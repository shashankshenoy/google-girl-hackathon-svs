==> flow/design.v <==
module iir_filter #(
    parameter DATA_WIDTH = 16,
    parameter COEF_WIDTH = 16,
    parameter FWD_TAP = 3,   
    parameter FB_TAP = 2     
)(
    input clk,
    input rst,
    input signed [DATA_WIDTH-1:0] data_in,
    output reg signed [DATA_WIDTH+COEF_WIDTH-1:0] data_out
);
    reg signed [COEF_WIDTH-1:0] b_coef [0:FWD_TAP-1];  
    reg signed [COEF_WIDTH-1:0] a_coef [0:FB_TAP-1];   
    reg signed [DATA_WIDTH-1:0] x_shift [0:FWD_TAP-1];   
    reg signed [DATA_WIDTH+COEF_WIDTH-1:0] y_shift [0:FB_TAP-1];  
    reg signed [DATA_WIDTH+COEF_WIDTH-1:0] fwd_mult [0:FWD_TAP-1];
    reg signed [DATA_WIDTH+COEF_WIDTH-1:0] fb_mult [0:FB_TAP-1];
    reg signed [DATA_WIDTH+COEF_WIDTH-1:0] fwd_acc, fb_acc;
    integer i;
    initial begin
        b_coef[0] = 16'h0800;  
        b_coef[1] = 16'h0400;  
        b_coef[2] = 16'h0200;  
        a_coef[0] = 16'h0180;  
        a_coef[1] = 16'h00C0;  
    end
    always @(posedge clk or posedge rst) begin
        if (rst) begin
            for (i = 0; i < FWD_TAP; i = i + 1) begin
                x_shift[i] <= 0;
                fwd_mult[i] <= 0;
            end
            for (i = 0; i < FB_TAP; i = i + 1) begin
                y_shift[i] <= 0;
                fb_mult[i] <= 0;
            end
            fwd_acc <= 0;
            fb_acc <= 0;
            data_out <= 0;
        end
        else begin
            for (i = FWD_TAP-1; i > 0; i = i - 1) begin
                x_shift[i] <= x_shift[i-1];
            end
            x_shift[0] <= data_in;
            fwd_acc = 0;
            for (i = 0; i < FWD_TAP; i = i + 1) begin
                fwd_mult[i] = x_shift[i] * b_coef[i];
                fwd_acc = fwd_acc + fwd_mult[i];
            end
            fb_acc = 0;
            for (i = 0; i < FB_TAP; i = i + 1) begin
                fb_mult[i] = y_shift[i] * a_coef[i];
                fb_acc = fb_acc + fb_mult[i];
            end
            data_out <= fwd_acc - fb_acc;
            for (i = FB_TAP-1; i > 0; i = i - 1) begin
                y_shift[i] <= y_shift[i-1];
            end
            y_shift[0] <= data_out;
        end
    end
endmodule
## Step by step through the tools: iir_filter

What the tools print for iir_filter, step after step.
Line numbers count from 1 in the design file above.
Cell names lack the library's common part.
The mark -- stands for no value.

| inputs | value |
|---|---|
| design top | iir_filter |
| clock input | clk |
| standard-cell library | sky130hd |
| library corner | tt_025C_1v80 |

## Elaborated design

Yosys after proc, flatten, opt, wreduce and memory -nomap, before mapping. Enables and synchronous resets that opt folds into registers are not counted as muxes. Print and check cells are not counted.
Yosys's memory passes give these memory sizes; they may raise the number of words (mostly to a power of two), join words into wider ones and drop unused or constant bits.

| word-level totals | value |
|---|---|
| input port bits | 18 |
| output and inout bits | 32 |
| ROM bits | 16 |
| memory cells | 2 |
| flip-flop bits (word level) | 144 |

| operators by class | value |
|---|---|
| $mul | 5 |
| add/subtract/negate cells | 4 |

Memory list:

| memory | depth | bits a word | rd ports | wr ports | line | RTL |
|---|---|---|---|---|---|---|
| b_coef | 1 | 12 | 1 | 0 | 12 | `reg signed [COEF_WIDTH-1:0] b_coef [0:FWD_TAP-1];` |
| a_coef | 1 | 4 | 1 | 0 | 13 | `reg signed [COEF_WIDTH-1:0] a_coef [0:FB_TAP-1];` |

Operator list:

| cell | count |
|---|---|
| 16-bit by 16-bit multiplier with 32-bit output | 3 |
| 32-bit by 16-bit multiplier with 32-bit output | 2 |
| 32-bit adder | 3 |
| 32-bit subtractor | 1 |

## Depth

Longest topological path by Yosys (ltp), each cell counted once; first at word level (registers and memories cut), then after technology mapping (sequential cells cut; the memories' decode and read muxes count).

| depth | value |
|---|---|
| depth in word-level cells | 4 |
| ABC_AREA | 0 |
| mapped depth | 22 |
| gate-level depth less buffers | 22 |

## Synthesis result

The flow's flattened synthesis, as Yosys stat reports it; memories are mapped. The netlist is that of the ABC_AREA named above (0 if unset); the other value can give another one.

| mapped netlist | value |
|---|---|
| cells in the netlist | 831 |
| flip-flop cells | 105 |
| chip area (Yosys) | 9,424.0 µm² |

Cell types:

| cell | count | area in all (µm²) |
|---|---|---|
| ha_1 | 213 | 2.67E+03 |
| dfrtp_1 | 105 | 2,627.52 |
| fa_1 | 104 | 2.08E+03 |
| inv_1 | 256 | 960.922 |
| xnor2_1 | 39 | 341.578 |
| a21oi_1 | 16 | 80.077 |
| xor2_1 | 9 | 78.826 |
| buf_4 | 9 | 67.565 |
| o21ai_0 | 12 | 60.058 |
| nor2_1 | 14 | 52.55 |
| a211o_1 | 3 | 26.275 |
| or2_2 | 4 | 25.024 |
| nand2_1 | 6 | 22.522 |
| o21a_1 | 3 | 22.522 |
| a31oi_4 | 1 | 21.27 |
| o211a_1 | 2 | 20.019 |
| a41oi_2 | 1 | 16.266 |
| a21boi_0 | 2 | 15.014 |

Not listed: further types 26, cells in them 32.

## Timing after synthesis

Source: OpenSTA report_checks on the synthesized netlist (no wires, ideal clock, input and output delay 20% of the period each), path of least setup slack; recovery checks are left aside. Register names are those of the netlist, which keeps one name where synthesis merged equal registers.

| path after synthesis | value |
|---|---|
| path type | flip-flop to flip-flop |
| start | reg y_shift[1][12] |
| end | reg data_out[29] |
| delay of the path | 6.148 ns |
| setup slack | 0.512 ns |
| stages on the path | 22 |
| period | 6.66 ns |
| launch time at the first pin | 0.000 ns |
| data required time | 6.538 ns |
| buffers on the path | 0 |
| arrival time | 6.026 ns |
| synthesis period reached | 6.148 ns |

"delay of the path" is the arrival time less input delay plus setup time.
"stages on the path": output pins that drive a net of the path, with the launching flip-flop's if there is one; two outputs of one cell count as two.
"synthesis period reached" = period - worst setup slack (recovery checks aside). The figure is calculated, with input and output delays left at 20% of the set period.
Between the ends stands the longest chain of elaborated cells between them, by number of cells; it is not shown to be the way that was timed. Of several equally long chains one is given.
A line is the first line of the expression or statement that the cell stems from. Yosys adds cells for indexed reads and writes and turns some case tables into memories.

| on the way, after synthesis | value |
|---|---|
| path through | dfrtp_1 ha_1 ha_1 ha_1 fa_1 ha_1 inv_1 fa_1 fa_1 inv_1 fa_1 fa_1 fa_1 inv_1 ha_1 a211o_1 a21oi_1 a21o_2 a22oi_2 a41oi_2 nand2b_1 xor2_1 |
| cells in the longest elaborated chain | 3 |
| elaborated cells between the ends (all ways) | 3 |
| source lines of those cells | 3 |
| those cells by class | 2 x add/sub; 1 x mul |

Ends and longest elaborated chain, after synthesis:

| what | line | RTL |
|---|---|---|
| start: declaration | 15 | `reg signed [DATA_WIDTH+COEF_WIDTH-1:0] y_shift [0:FB_TAP-1];` |
| start: assignment | 34 | `y_shift[i] <= 0;` |
| start: assignment | 58 | `y_shift[i] <= y_shift[i-1];` |
| 32-bit by 16-bit multiplier with 32-bit output | 53 | `fb_mult[i] = y_shift[i] * a_coef[i];` |
| 32-bit adder | 54 | `fb_acc = fb_acc + fb_mult[i];` |
| 32-bit subtractor | 56 | `data_out <= fwd_acc - fb_acc;` |
| end: assignment | 39 | `data_out <= 0;` |
| end: assignment | 56 |  |
| end: declaration | 10 | `output reg signed [DATA_WIDTH+COEF_WIDTH-1:0] data_out` |

## Timing after layout

Path of least setup slack in the final report of run 1 (OpenROAD, finished layout, wires in). Where an end is a register, its clock arrival counts in the times.

| path after layout | value |
|---|---|
| path type | flip-flop to flip-flop |
| start | reg y_shift[1][12] |
| end | reg data_out[30] |
| arrival time | 6.38 ns |
| buffers on the path | 0 |
| setup slack | 1.88 ns |
| period | 8.01 ns |
| launch time at the first pin | 0.36 ns |
| stages on the path | 22 |
| data required time | 8.26 ns |

Between the ends stands the longest chain of elaborated cells between them, by number of cells; it is not shown to be the way that was timed. Of several equally long chains one is given.

| on the way, after layout | value |
|---|---|
| path through | dfrtp_1 ha_1 ha_1 ha_2 fa_1 ha_4 fa_1 inv_1 fa_1 inv_2 fa_2 fa_2 fa_1 inv_2 ha_4 nand2_4 a211o_1 a31oi_4 nor4_4 o31ai_4 o211ai_1 xnor2_1 |
| cells in the longest elaborated chain | 3 |
| elaborated cells between the ends (all ways) | 3 |
| source lines of those cells | 3 |
| those cells by class | 2 x add/sub; 1 x mul |

Ends and longest elaborated chain, after layout:

| what | line | RTL |
|---|---|---|
| start: declaration | 15 | `reg signed [DATA_WIDTH+COEF_WIDTH-1:0] y_shift [0:FB_TAP-1];` |
| start: assignment | 34 | `y_shift[i] <= 0;` |
| start: assignment | 58 | `y_shift[i] <= y_shift[i-1];` |
| 32-bit by 16-bit multiplier with 32-bit output | 53 | `fb_mult[i] = y_shift[i] * a_coef[i];` |
| 32-bit adder | 54 | `fb_acc = fb_acc + fb_mult[i];` |
| 32-bit subtractor | 56 | `data_out <= fwd_acc - fb_acc;` |
| end: assignment | 39 | `data_out <= 0;` |
| end: assignment | 56 |  |
| end: declaration | 10 | `output reg signed [DATA_WIDTH+COEF_WIDTH-1:0] data_out` |

Add stored flow runs of iir_filter

Top module iir_filter; platform sky130hd; tools Yosys and OpenROAD; 2 stored runs in no particular order. Input and output delays are each 20% of the period that was set; the output load is 0.01 pF.
By "reached clock period" is meant the clock period of the run minus its worst setup slack. This is arithmetic on one report: input and output delays are still those of the set period (20% each).
By "time on the worst setup path" is meant the share of the clock period that the worst setup path is allowed (20% is reserved at inputs, 20% at outputs), minus its slack. Clock arrival times at its registers enter into it.

#### Run 1

| setting | value |
|---|---|
| period_ns | `8.01` |
| CORE_UTILIZATION | `43` |
| SETUP_SLACK_MARGIN | `2.04` |
| CORE_ASPECT_RATIO | `1.38` |
| CORE_MARGIN | `6` |
| GPL_TIMING_DRIVEN | `0` |
| GPL_ROUTABILITY_DRIVEN | `0` |
| CTS_CLUSTER_SIZE | `21` |
| CTS_CLUSTER_DIAMETER | `43` |
| CAP_MARGIN | `20` |
| SLEW_MARGIN | `20` |

| result | value |
|---|---|
| chip area in the Yosys report | 9,424.0 µm² |
| die size | 25,659.3 µm² |
| area of the standard cells in the finished layout | 11,070.6 µm² |
| final design utilization | 0.514 |
| lowest setup slack | 1.880 ns |
| post-route setup TNS | 0.000 ns |
| worst hold slack after layout | 0.374 ns |
| reached clock period | 6.130 ns |
| time on the worst setup path | 6.13 ns |
| critical path kind | flip-flop to flip-flop |

#### Run 2

| setting | value |
|---|---|
| period_ns | `4.95` |
| CORE_UTILIZATION | `68` |
| SETUP_SLACK_MARGIN | `-0.2` |
| PLACE_DENSITY | `0.69` |
| CELL_PAD_IN_SITES_GLOBAL_PLACEMENT | `2` |
| CELL_PAD_IN_SITES_DETAIL_PLACEMENT | `1` |
| TNS_END_PERCENT | `65` |
| CTS_CLUSTER_DIAMETER | `118` |
| MAX_ROUTING_LAYER | `met4` |
| CAP_MARGIN | `20` |
| CORE_MARGIN | `2` |
| SLEW_MARGIN | `20` |

Stopped before the end: placement reported GPL-0301.
