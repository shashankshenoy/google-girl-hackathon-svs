==> flow/design.v <==
module ram_32x8(
    input clk,
    input write_enable,
    input [4:0] address,
    input [7:0] data_in,
    output reg [7:0] data_out
);
    reg [7:0] memory [0:31];
    always @(posedge clk) begin
        if (write_enable)
            memory[address] <= data_in;
        data_out <= memory[address];
    end
endmodule
* Tool chain data of ram_32x8 *
What the tools print for ram_32x8, step after step.
Line numbers count from 1 in the design file above.
Operators carry their Yosys type and port widths (W data, S select, Z words).
Library cell names are shortened.
The mark n/a stands for no value.

design
  top = ram_32x8
  clock = clk
  cell library = sky130hd
  timing corner = tt_025C_1v80

* Word-level counts *
Source: Yosys, flattened and elaborated, memories not mapped. Widths are those after wreduce; folded enables and synchronous resets count as part of the registers. Registers that Yosys merges into a memory's read port (data or address) are not register bits. Print and check cells do not count. Equal cells are merged and count once.
Memory sizes are those after Yosys's memory passes, which may raise the word count (mostly to a power of two), join words into wider ones and drop unused or constant bits.

word-level totals
  register bits after elaboration = 0
  bits in latches = 0
  memory bits (writable) = 256
  ROM bits = 0
  word width x clocked read ports = 8
  memory cells = 1
  input bits = 15
  output and inout port bits = 8

operators by class
  add/subtract/negate cells = 0
  $mul = 0
  div/mod/pow operators = 0
  magnitude comparators = 0
  equality and inequality tests = 0
  shift-type cells = 0
  multiplexer cells = 3
  bitwise operators = 0
  reductions and logical operators = 0

memory list
  memory  words  bits a word  read ports  wr ports  RTL line  RTL
  memory  32     8            1           1         8         reg [7:0] memory [0:31];

operators by type and width
  cell     count
  $mux W8  1
  $mux W5  1
  $mux W1  1

* Depth *
Yosys ltp: most cells in a row. Word level: on the elaborated netlist, between registers, memories and ports. Mapped: between sequential cells and ports; inverters and the memories' decode and read muxes count.

logic depth
  depth in word-level cells = 1
  ABC_AREA = 0
  depth in mapped cells = 7

* Synthesis result *
Source: synth_stat.txt of the flow (Yosys; design flattened, memories mapped). It holds for the ABC_AREA given above (unset counts as 0); a run with the other value may have another netlist.
Totals and module areas in this step are rounded.

cell types
  cell type  count
  edfxtp_1   256
  mux2i_1    128
  o22ai_1    63
  dfxtp_1    8
  buf_2      22
  nor2_1     29
  nor4_1     16
  nand4bb_1  5
  or4b_1     4
  nand2_1    10
  nand4b_1   4
  clkbuf_1   8
  nand3b_1   4
  or3b_2     3
  buf_6      2
  nor3_1     4
  o22ai_2    1
  or4bb_1    1

Not listed: further types 6, cells in them 8.

mapped netlist
  cell count = 576
  cell area after synthesis = 10,200 um^2
  area of sequential cells = 7,850 um^2
  mapped flip-flops = 264

* Worst setup path after synthesis *
OpenSTA on the mapped netlist: ideal clock, no wires. The path of least setup slack (recovery checks aside). Input and output delay are each 20% of the period. Register names are those of the netlist, which keeps one name where synthesis merged equal registers.

path post-synthesis
  kind = input to register
  start = in address[1]
  end = mem memory[27][0]
  clock period = 3.35 ns
  input delay = 0.670 ns
  setup time = 0.383 ns
  arrival = 2.114 ns
  data required time = 2.967 ns
  slack = 0.852 ns
  delay of the path = 1.827 ns
  stages = 5
  period reached after synthesis = 2.498 ns

"delay of the path" is the arrival time less input delay plus setup time.
"stages": output pins that drive a net of the path, with the launching flip-flop's if there is one; two outputs of one cell count as two.
"period reached after synthesis" = period - worst setup slack (recovery checks aside). The figure is calculated, with input and output delays left at 20% of the set period.
Between the ends stands the longest chain of elaborated cells between them, by number of cells; it is not shown to be the way that was timed. Of several equally long chains one is given.
A line is the first line of the expression or statement that the cell stems from. Yosys adds cells for indexed reads and writes and turns some case tables into memories.

on the way, post-synthesis
  cell sequence = clkbuf_1 buf_2 buf_2 nand3_1 nor3_1
  length of the longest elaborated chain = 1

RTL lines, path post-synthesis
  what             RTL line  RTL
  start, declared  4         input [4:0] address,
  $mux W5          10        if (write_enable)
  end, declared    8         reg [7:0] memory [0:31];

* Worst path after layout *
From the final timing report of run A: the path of least setup slack in the routed layout; clock arrival at registers is part of the times.

path post-layout
  kind = input to register
  start = in address[4]
  end = reg data_out[6]
  clock period = 2.55 ns
  input delay = 0.51 ns
  setup time = 0.15 ns
  arrival = 2.43 ns
  data required time = 2.90 ns
  slack = 0.47 ns
  stages = 7

on the way, post-layout
  cell sequence = clkdlybuf4s50_1 buf_12 nand4b_1 buf_4 o22ai_1 nor4_1 nand2_1

RTL lines, path post-layout
  what             RTL line  RTL
  start, declared  4         input [4:0] address,
  end, declared    6         output reg [7:0] data_out

Chain of elaborated cells between the ends: none given.

Wiki page: ram_32x8 / flow data

Module ram_32x8, platform sky130hd: 2 stored runs of the flow (Yosys, OpenROAD) with differing settings, in no particular order. Input and output delays are each 20% of the period that was set; the output load is 0.01 pF.
"critical path time" means the part of the period allowed to the worst setup path (the constraints hold back 20% at inputs and 20% at outputs) less its slack; where the path has registers, the arrival times of their clocks count too.
By "overall power" is meant OpenSTA's value without simulated activity: inputs other than the clock are taken to toggle once in ten clock periods, and the tool carries that through the logic.
Results are given in rounded form.
A setting shown as . is not set for that run.

item                                           run A              run B
period_ns                                      2.55               3.53
CORE_UTILIZATION                               55                 50
PLACE_DENSITY_LB_ADDON                         0.02               0.2
GPL_TIMING_DRIVEN                              1                  0
CTS_CLUSTER_DIAMETER                           79                 .
CAP_MARGIN                                     15                 5
CORE_MARGIN                                    2                  4
SLEW_MARGIN                                    20                 30
SETUP_SLACK_MARGIN                             .                  1.04
CELL_PAD_IN_SITES_GLOBAL_PLACEMENT             .                  3
ABC_AREA                                       .                  0
MIN_ROUTING_LAYER                              .                  met2
mapped cell area after synthesis (um^2)        10,200             10,200
die footprint (um^2)                           19,700             22,800
standard-cell area of the final layout (um^2)  12,000             12,100
final design utilization                       0.664              0.612
setup slack of the worst path (ns)             0.471              1.01
total negative slack on setup checks (ns)      0.000              0.000
post-route worst hold slack (ns)               0.716              0.664
overall power (µW)                             8,970              6,600
critical path time (ns)                        1.57               1.81
worst setup path type                          input to register  input to register
